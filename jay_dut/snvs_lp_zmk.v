==> flow/design.v <==
interface zmk_if(input ipg_clk,input reset,input soft_reset);
   logic [7:0] write_select;
   logic [31:0] w_data;
   logic [255:0] reg_data;
endinterface
module  snvs_lp_zmk
  ( 
   ipg_clk,
   zmk_reset,
   zmk_soft_reset,
   write_lpzmk,
   lp_wdata,
   lpzmk_reg
   );   
localparam   SNVS_ADDR_HPLR     = 12'h000;
localparam   SNVS_ADDR_HPCOMR   = 12'h004;
localparam   SNVS_ADDR_HPCR     = 12'h008;
localparam   SNVS_ADDR_HPSICR   = 12'h00C;
localparam   SNVS_ADDR_HPSVCR   = 12'h010;
localparam   SNVS_ADDR_HPSR     = 12'h014;
localparam   SNVS_ADDR_HPSVSR   = 12'h018;
localparam   SNVS_ADDR_HPHACIVR = 12'h01C;
localparam   SNVS_ADDR_HPHACR   = 12'h020;
localparam   SNVS_ADDR_HPRTCMR  = 12'h024;
localparam   SNVS_ADDR_HPRTCLR  = 12'h028;
localparam   SNVS_ADDR_HPTAMR   = 12'h02C;
localparam   SNVS_ADDR_HPTALR   = 12'h030;
localparam   SNVS_ADDR_LPLR     = 12'h034;
localparam   SNVS_ADDR_LPCR     = 12'h038;
localparam   SNVS_ADDR_LPMKCR   = 12'h03C;
localparam   SNVS_ADDR_LPSVCR   = 12'h040;
localparam   SNVS_ADDR_LPTGFCR  = 12'h044;
localparam   SNVS_ADDR_LPTDCR   = 12'h048;
localparam   SNVS_ADDR_LPSR     = 12'h04C;
localparam   SNVS_ADDR_LPSRTCMR = 12'h050;
localparam   SNVS_ADDR_LPSRTCLR = 12'h054;
localparam   SNVS_ADDR_LPTAR    = 12'h058;
localparam   SNVS_ADDR_LPSMCMR  = 12'h05C;
localparam   SNVS_ADDR_LPSMCLR  = 12'h060;
localparam   SNVS_ADDR_LPPGDR   = 12'h064;
localparam   SNVS_ADDR_LPGPR    = 12'h068;
localparam   SNVS_ADDR_LPZMKR0  = 12'h06C;
localparam   SNVS_ADDR_LPZMKR1  = 12'h070;
localparam   SNVS_ADDR_LPZMKR2  = 12'h074;
localparam   SNVS_ADDR_LPZMKR3  = 12'h078;
localparam   SNVS_ADDR_LPZMKR4  = 12'h07C;
localparam   SNVS_ADDR_LPZMKR5  = 12'h080;
localparam   SNVS_ADDR_LPZMKR6  = 12'h084;
localparam   SNVS_ADDR_LPZMKR7  = 12'h088;
localparam   SNVS_ADDR_LPGPR0   = 12'h090;
localparam   SNVS_ADDR_LPGPR1   = 12'h094;
localparam   SNVS_ADDR_LPGPR2   = 12'h098;
localparam   SNVS_ADDR_LPGPR3   = 12'h09C;
localparam   SNVS_ADDR_LPTDCR1  = 12'h0A0;
localparam   SNVS_ADDR_LPTDSR   = 12'h0A4;
localparam   SNVS_ADDR_LPTGFCR1 = 12'h0A8;
localparam   SNVS_ADDR_LPTGFCR2 = 12'h0AC;
localparam   SNVS_ADDR_LPAT1    = 12'h0C0;
localparam   SNVS_ADDR_LPAT2    = 12'h0C4;
localparam   SNVS_ADDR_LPAT3    = 12'h0C8;
localparam   SNVS_ADDR_LPAT4    = 12'h0CC;
localparam   SNVS_ADDR_LPAT5    = 12'h0D0;
localparam   SNVS_ADDR_LPATCTL  = 12'h0E0;
localparam   SNVS_ADDR_LPATCLKCTL  = 12'h0E4;
localparam   SNVS_ADDR_LPATRC1R = 12'h0E8;
localparam   SNVS_ADDR_LPATRC2R = 12'h0EC;
localparam   SNVS_ADDR_HPVIDR1  = 12'hBF8;
localparam   SNVS_ADDR_HPVIDR2  = 12'hBFC;
localparam   SNVS_REG_HPLR       = 0;
localparam   SNVS_REG_HPCOMR     = SNVS_REG_HPLR     + 1;
localparam   SNVS_REG_HPCR       = SNVS_REG_HPCOMR   + 1;
localparam   SNVS_REG_HPSICR     = SNVS_REG_HPCR     + 1;
localparam   SNVS_REG_HPSVCR     = SNVS_REG_HPSICR   + 1;
localparam   SNVS_REG_HPSR       = SNVS_REG_HPSVCR   + 1;
localparam   SNVS_REG_HPSVSR     = SNVS_REG_HPSR     + 1;
localparam   SNVS_REG_HPHACIVR   = SNVS_REG_HPSVSR   + 1;
localparam   SNVS_REG_HPHACR     = SNVS_REG_HPHACIVR + 1;
localparam   SNVS_REG_HPRTCMR    = SNVS_REG_HPHACR   + 1;
localparam   SNVS_REG_HPRTCLR    = SNVS_REG_HPRTCMR  + 1;
localparam   SNVS_REG_HPTAMR     = SNVS_REG_HPRTCLR  + 1;
localparam   SNVS_REG_HPTALR     = SNVS_REG_HPTAMR   + 1;
localparam   SNVS_REG_LPLR       = SNVS_REG_HPTALR   + 1;
localparam   SNVS_REG_LPCR       = SNVS_REG_LPLR     + 1;
localparam   SNVS_REG_LPMKCR     = SNVS_REG_LPCR     + 1;
localparam   SNVS_REG_LPSVCR     = SNVS_REG_LPMKCR   + 1;
localparam   SNVS_REG_LPSR       = SNVS_REG_LPSVCR   + 1;
localparam   SNVS_REG_LPTGFCR    = SNVS_REG_LPSR     + 1;
localparam   SNVS_REG_LPTDCR     = SNVS_REG_LPTGFCR  + 1;
localparam   SNVS_REG_LPSRTCMR   = SNVS_REG_LPTDCR   + 1;
localparam   SNVS_REG_LPSRTCLR   = SNVS_REG_LPSRTCMR + 1;
localparam   SNVS_REG_LPTAR      = SNVS_REG_LPSRTCLR + 1;
localparam   SNVS_REG_LPSMCMR    = SNVS_REG_LPTAR    + 1;
localparam   SNVS_REG_LPSMCLR    = SNVS_REG_LPSMCMR  + 1;
localparam   SNVS_REG_LPPGDR     = SNVS_REG_LPSMCLR  + 1;
localparam   SNVS_REG_LPGPR      = SNVS_REG_LPPGDR   + 1;
localparam   SNVS_REG_LPZMKR0    = SNVS_REG_LPGPR    + 1;
localparam   SNVS_REG_LPZMKR1    = SNVS_REG_LPZMKR0  + 1;
localparam   SNVS_REG_LPZMKR2    = SNVS_REG_LPZMKR1  + 1;
localparam   SNVS_REG_LPZMKR3    = SNVS_REG_LPZMKR2  + 1;
localparam   SNVS_REG_LPZMKR4    = SNVS_REG_LPZMKR3  + 1;
localparam   SNVS_REG_LPZMKR5    = SNVS_REG_LPZMKR4  + 1;
localparam   SNVS_REG_LPZMKR6    = SNVS_REG_LPZMKR5  + 1;
localparam   SNVS_REG_LPZMKR7    = SNVS_REG_LPZMKR6  + 1;
localparam   SNVS_REG_HPVIDR1    = SNVS_REG_LPZMKR7  + 1;
localparam   SNVS_REG_HPVIDR2    = SNVS_REG_HPVIDR1  + 1;
localparam   SNVS_REG_LPGPR0     = SNVS_REG_HPVIDR2  + 1;
localparam   SNVS_REG_LPGPR1     = SNVS_REG_LPGPR0   + 1;
localparam   SNVS_REG_LPGPR2     = SNVS_REG_LPGPR1   + 1;
localparam   SNVS_REG_LPGPR3     = SNVS_REG_LPGPR2   + 1;
localparam   SNVS_REG_LPTDCR1    = SNVS_REG_LPGPR3   + 1;
localparam   SNVS_REG_LPTDSR     = SNVS_REG_LPTDCR1  + 1;
localparam   SNVS_REG_LPTGFCR1   = SNVS_REG_LPTDSR   + 1;
localparam   SNVS_REG_LPTGFCR2   = SNVS_REG_LPTGFCR1 + 1;
localparam   SNVS_REG_LPAT1      = SNVS_REG_LPTGFCR2 + 1;
localparam   SNVS_REG_LPAT2      = SNVS_REG_LPAT1    + 1;
localparam   SNVS_REG_LPAT3      = SNVS_REG_LPAT2    + 1;
localparam   SNVS_REG_LPAT4      = SNVS_REG_LPAT3    + 1;
localparam   SNVS_REG_LPAT5      = SNVS_REG_LPAT4    + 1;
localparam   SNVS_REG_LPATCTL    = SNVS_REG_LPAT5    + 1;
localparam   SNVS_REG_LPATCLKCTL = SNVS_REG_LPATCTL  + 1;
localparam   SNVS_REG_LPATRC1R   = SNVS_REG_LPATCLKCTL  + 1;
localparam   SNVS_REG_LPATRC2R   = SNVS_REG_LPATRC1R + 1;
localparam   SNVS_REG_NUMBER     = SNVS_REG_LPATRC2R + 1;
localparam SNVS_DATA_WIDTH = 32;
localparam [SNVS_DATA_WIDTH-1:0] SNVS_DATA_WIDTH_ZERO = 0;
localparam SNVS_DATA_DWIDTH = SNVS_DATA_WIDTH*2;
localparam SNVS_ADDR_WIDTH = 12;
localparam [SNVS_ADDR_WIDTH-1:0] SNVS_ADDR_WIDTH_ZERO = 0;
localparam SNVS_HACC_WIDTH = 32;
localparam [SNVS_HACC_WIDTH-1:0] SNVS_HACC_WIDTH_ONE = 1;
localparam SNVS_ZMK_WIDTH = 256;
   input                  ipg_clk;                
   input                  zmk_reset;              
   input                  zmk_soft_reset;         
   input  [7:0]           write_lpzmk;            
   input  [SNVS_DATA_WIDTH-1:0] lp_wdata;               
   output [SNVS_ZMK_WIDTH-1:0]  lpzmk_reg;              
   wire   [SNVS_ZMK_WIDTH-1:0]  lpzmk_reg;              
   reg    [SNVS_ZMK_WIDTH-1:0]  zmk_data;               
   genvar ii;
   genvar jj;
   generate
      for (ii = 0; ii < SNVS_ZMK_WIDTH/SNVS_DATA_WIDTH; ii = ii + 1)
      begin : zmk_data_mux
         always @( * )
         begin
            if ( zmk_soft_reset )
               zmk_data[32*ii+31:32*ii]  =  SNVS_DATA_WIDTH_ZERO;
            else if ( write_lpzmk[ii] )
               zmk_data[32*ii+31:32*ii]  =  lp_wdata;
            else
               zmk_data[32*ii+31:32*ii]  =  lpzmk_reg[32*ii+31:32*ii];
         end 
      end 
   endgenerate
   generate
      for (jj = 0; jj < SNVS_ZMK_WIDTH; jj = jj + 1)
      begin : zmk_reg_inst
         snvs_lp_zmk_ff  snvs_lp_zmk_reg 
            ( 
             .clock                   (ipg_clk),
             .reset                   (zmk_reset),
             .data_in                 (zmk_data[jj]),
             .data_out                (lpzmk_reg[jj])
             );
      end 
   endgenerate
endmodule   
module  snvs_lp_zmk_ff
  ( 
   clock,
   reset,
   data_in,
   data_out
   );   
   input                  clock;                  
   input                  reset;                  
   input                  data_in;                
   output                 data_out;               
   reg                    data_out;               
   always @(posedge clock or posedge reset)
     begin
        if (reset)
           data_out  <=  1'b0;
        else
           data_out  <=  data_in;
     end
endmodule    
* Step by step through the tools: snvs_lp_zmk
What the tools print for snvs_lp_zmk, step after step.
Lines are those of the file above, counted from 1.
Library cell names are shortened.
Not given: --
- Design top :: snvs_lp_zmk
- Clock port :: ipg_clk
- Cell library :: sky130hd
- Timing corner :: tt_025C_1v80

* Word-level counts
Source: Yosys, flattened and elaborated, memories not mapped. Widths are those after wreduce. Registers that Yosys merges into a memory's read port (data or address) are not register bits. Print and check cells do not count. Equal cells are merged and count once.
- Register bits :: 256
- Bits of input ports :: 43
- Output and inout port bits :: 256
- Muxes and demuxes :: 16
- Reduce/logical cells :: 8
** Operators with widths (count)
- two-way mux 32 bit :: 16
- nonzero test 2 bit :: 8

* Longest topological paths
Longest topological path by Yosys (ltp), each cell counted once; first at word level (registers and memories cut), then after technology mapping (sequential cells cut; the memories' decode and read muxes count).
- Word-level depth :: 2
- ABC_AREA :: 0
- Depth in mapped cells :: 4
- Depth with buffers taken out :: 2

* After synthesis
Yosys stat after the flow's synthesis: flattened, memories mapped to cells. It holds for the ABC_AREA given above (unset counts as 0); a run with the other value may have another netlist.
Totals and module areas in this step are rounded.
** Cell types (count)
- dfrtp_1 :: 256
- mux2i_1 :: 256
- buf_4 :: 256
- nor2_1 :: 256
- buf_8 :: 24
- buf_2 :: 57
- buf_6 :: 8
- clkbuf_2 :: 2
- clkbuf_1 :: 1
- inv_1 :: 1
- Cell count :: 1117
- Synthesis area :: 12600 µm²
- Flip-flops :: 256
- Buffer cells :: 348
The figures by module come from a second, unflattened synthesis with its own total; it is not the netlist above.
- Cell total of the unflattened synthesis :: 1116
- Area total of the unflattened synthesis :: 11760 µm²
Each row is one instance without its submodules.
** Modules
- snvs_lp_zmk_ff :: times used 256, cells 2, area 28.8 µm²
- snvs_lp_zmk :: times used 1, cells 604, area 4397 µm²

* Path before layout
Source: OpenSTA report_checks on the synthesized netlist (no wires, ideal clock, input and output delay 20% of the period each), path of least setup slack; recovery checks are left aside. Register names are those of the netlist, which keeps one name where synthesis merged equal registers.
- Path type :: input-to-reg
- Start :: input write_lpzmk[5]
- End :: register zmk_reg_inst[181].snvs_lp_zmk_reg.data_out
- Clock period :: 1.6 ns
- External input delay :: 0.320 ns
- Launch time at the first pin :: 0.320 ns
- Data arrival time :: 0.789 ns
- Data required time :: 1.468 ns
- Slack :: 0.679 ns
- Delay of the path :: 0.601 ns
- Stages :: 4
- Path buffers :: 2
- Synthesis period reached :: 0.921 ns
"delay of the path" is the arrival time less input delay plus setup time.
"stages": output pins that drive a net of the path, with the launching flip-flop's if there is one; two outputs of one cell count as two.
"synthesis period reached" = period - worst setup slack (recovery checks aside). The figure is calculated, with input and output delays left at 20% of the set period.
The rows between start and end are the longest chain of elaborated cells between them; the timing report does not say that the signal goes this way. Where chains are equally long, one stands for them.
Each line given opens the expression or statement behind the cell; cells for indexed reads and writes are added by Yosys, which also makes memories of some case tables.
- Path through :: buf_6 buf_8 mux2i_1 nor2_1
- Cells in the longest elaborated chain :: 2
- Elaborated cells between the ends (all ways) :: 3
- RTL lines with such cells :: 2
** Ends and longest elaborated chain, post-synthesis
- from (decl) :: RTL line 135 : input  [7:0]           write_lpzmk;
- two-way mux 32 bit :: RTL line 149 : else if ( write_lpzmk[ii] )
- two-way mux 32 bit :: RTL line 147 : if ( zmk_soft_reset )
- to (assign) :: RTL line 184 : data_out  <=  1'b0;
- to (assign) :: RTL line 186 : data_out  <=  data_in;
- to (decl) :: RTL line 179 : output                 data_out;

* Path in the finished layout
Path of least setup slack in the final report of stored run 1 (OpenROAD, finished layout, wires in). Where an end is a register, its clock arrival counts in the times.
- Path type :: reg-to-output
- Start :: register zmk_reg_inst[204].snvs_lp_zmk_reg.data_out
- End :: output lpzmk_reg[204]
- Clock period :: 0.84 ns
- Launch time at the first pin :: 0.56 ns
- Data arrival time :: 1.14 ns
- Data required time :: 0.67 ns
- Slack :: -0.47 ns
- Stages :: 2
- Path buffers :: 1
- Path through :: dfrtp_1 buf_2
- Cells in the longest elaborated chain :: 0
- Elaborated cells between the ends (all ways) :: 0
- RTL lines with such cells :: 0
** Ends and longest elaborated chain, after layout
- from (decl) :: RTL line 179 : output                 data_out;
- from (assign) :: RTL line 184 : data_out  <=  1'b0;
- from (assign) :: RTL line 186 : data_out  <=  data_in;
- to (decl) :: RTL line 137 : output [SNVS_ZMK_WIDTH-1:0]  lpzmk_reg;

## Implementation results

Settings and measured results of 2 stored flow runs for module snvs_lp_zmk (sky130hd), not sorted in any way. The constraints put input and output delay at 20% of the set period each and load the outputs with 0.01 pF.
"reached clock period" means the clock period less the worst setup slack. The figure is calculated, with input and output delays left at 20% of the set period.
"critical setup path time" is the time allowed to the run's worst setup path (the clock period less input and output delay, where it has them) less its slack. Clock arrival times count: a late capture clock shortens it, a late launch clock lengthens it.
"total power after layout": no workload was simulated; the value follows from the tool's default switching activity.
Values from the reports are rounded here.

* Stored run 1
** Files
==> flow/run.sh <==
#!/bin/bash
# the make line also repeats the synthesis and layout settings of config.mk as NAME=value (left out here)
make -C /OpenROAD-flow-scripts/flow DESIGN_CONFIG=/design/flow/config.mk WORK_HOME=/design/flow/orfs CLKGATE_MAP_FILE= finish
==> flow/config.mk <==
export PLATFORM = sky130hd
export DESIGN_NAME = snvs_lp_zmk
export DESIGN_NICKNAME = snvs_lp_zmk
export VERILOG_FILES = /design/flow/design.v
export SDC_FILE = /design/flow/constraint.sdc
export NUM_CORES = 4
export LEC_CHECK = 0
export CAP_MARGIN = 20
export CELL_PAD_IN_SITES_DETAIL_PLACEMENT = 2
export CORE_MARGIN = 2
export CORE_UTILIZATION = 30
export CTS_CLUSTER_DIAMETER = 129
export GPL_ROUTABILITY_DRIVEN = 0
export MAX_ROUTING_LAYER = met5
export PLACE_DENSITY = 0.44
export SLEW_MARGIN = 20
export TNS_END_PERCENT = 95
==> flow/constraint.sdc <==
create_clock -name core_clock -period 0.84 [get_ports {ipg_clk}]
set_input_delay 0.1680 -clock core_clock [delete_from_list [all_inputs] [get_ports {ipg_clk}]]
set_output_delay 0.1680 -clock core_clock [all_outputs]
set_load 0.01 [all_outputs]
** Results
- Die size :: 43670 µm²
- Chip area in the Yosys report :: 12600 µm²
- Final utilization :: 0.405
- Critical setup path time :: 1.14 ns
- Worst setup path type :: reg-to-output
- Reached clock period :: 1.312 ns
- Total power after layout :: 0.03256 W
- Sum of negative setup slack :: -110.0 ns
- Worst setup slack after layout :: -0.472 ns
- Standard-cell area after layout :: 16890 µm²

* Stored run 2
** Files
==> flow/run.sh <==
#!/bin/bash
# the make line also repeats the synthesis and layout settings of config.mk as NAME=value (left out here)
make -C /OpenROAD-flow-scripts/flow DESIGN_CONFIG=/design/flow/config.mk WORK_HOME=/design/flow/orfs CLKGATE_MAP_FILE= finish
==> flow/config.mk <==
export PLATFORM = sky130hd
export DESIGN_NAME = snvs_lp_zmk
export DESIGN_NICKNAME = snvs_lp_zmk
export VERILOG_FILES = /design/flow/design.v
export SDC_FILE = /design/flow/constraint.sdc
export NUM_CORES = 4
export LEC_CHECK = 0
export ABC_AREA = 1
export CAP_MARGIN = 20
export CORE_ASPECT_RATIO = 1.94
export CORE_MARGIN = 2
export CORE_UTILIZATION = 55
export HOLD_SLACK_MARGIN = -0.07
export MAX_ROUTING_LAYER = met4
export MIN_ROUTING_LAYER = met1
export PLACE_DENSITY = 0.88
export SETUP_SLACK_MARGIN = 0.08
export SLEW_MARGIN = 20
export TNS_END_PERCENT = 85
==> flow/constraint.sdc <==
create_clock -name core_clock -period 0.611 [get_ports {ipg_clk}]
set_input_delay 0.1222 -clock core_clock [delete_from_list [all_inputs] [get_ports {ipg_clk}]]
set_output_delay 0.1222 -clock core_clock [all_outputs]
set_load 0.01 [all_outputs]
** Results
- Chip area in the Yosys report :: 12190 µm²
- Reached clock period :: 1.291 ns
- Final utilization :: 0.859
- Die size :: 23430 µm²
- Critical setup path time :: 1.17 ns
- Worst setup path type :: reg-to-output
- Worst setup slack after layout :: -0.680 ns
- Standard-cell area after layout :: 18620 µm²
- Sum of negative setup slack :: -172.8 ns
- Total power after layout :: 0.04253 W
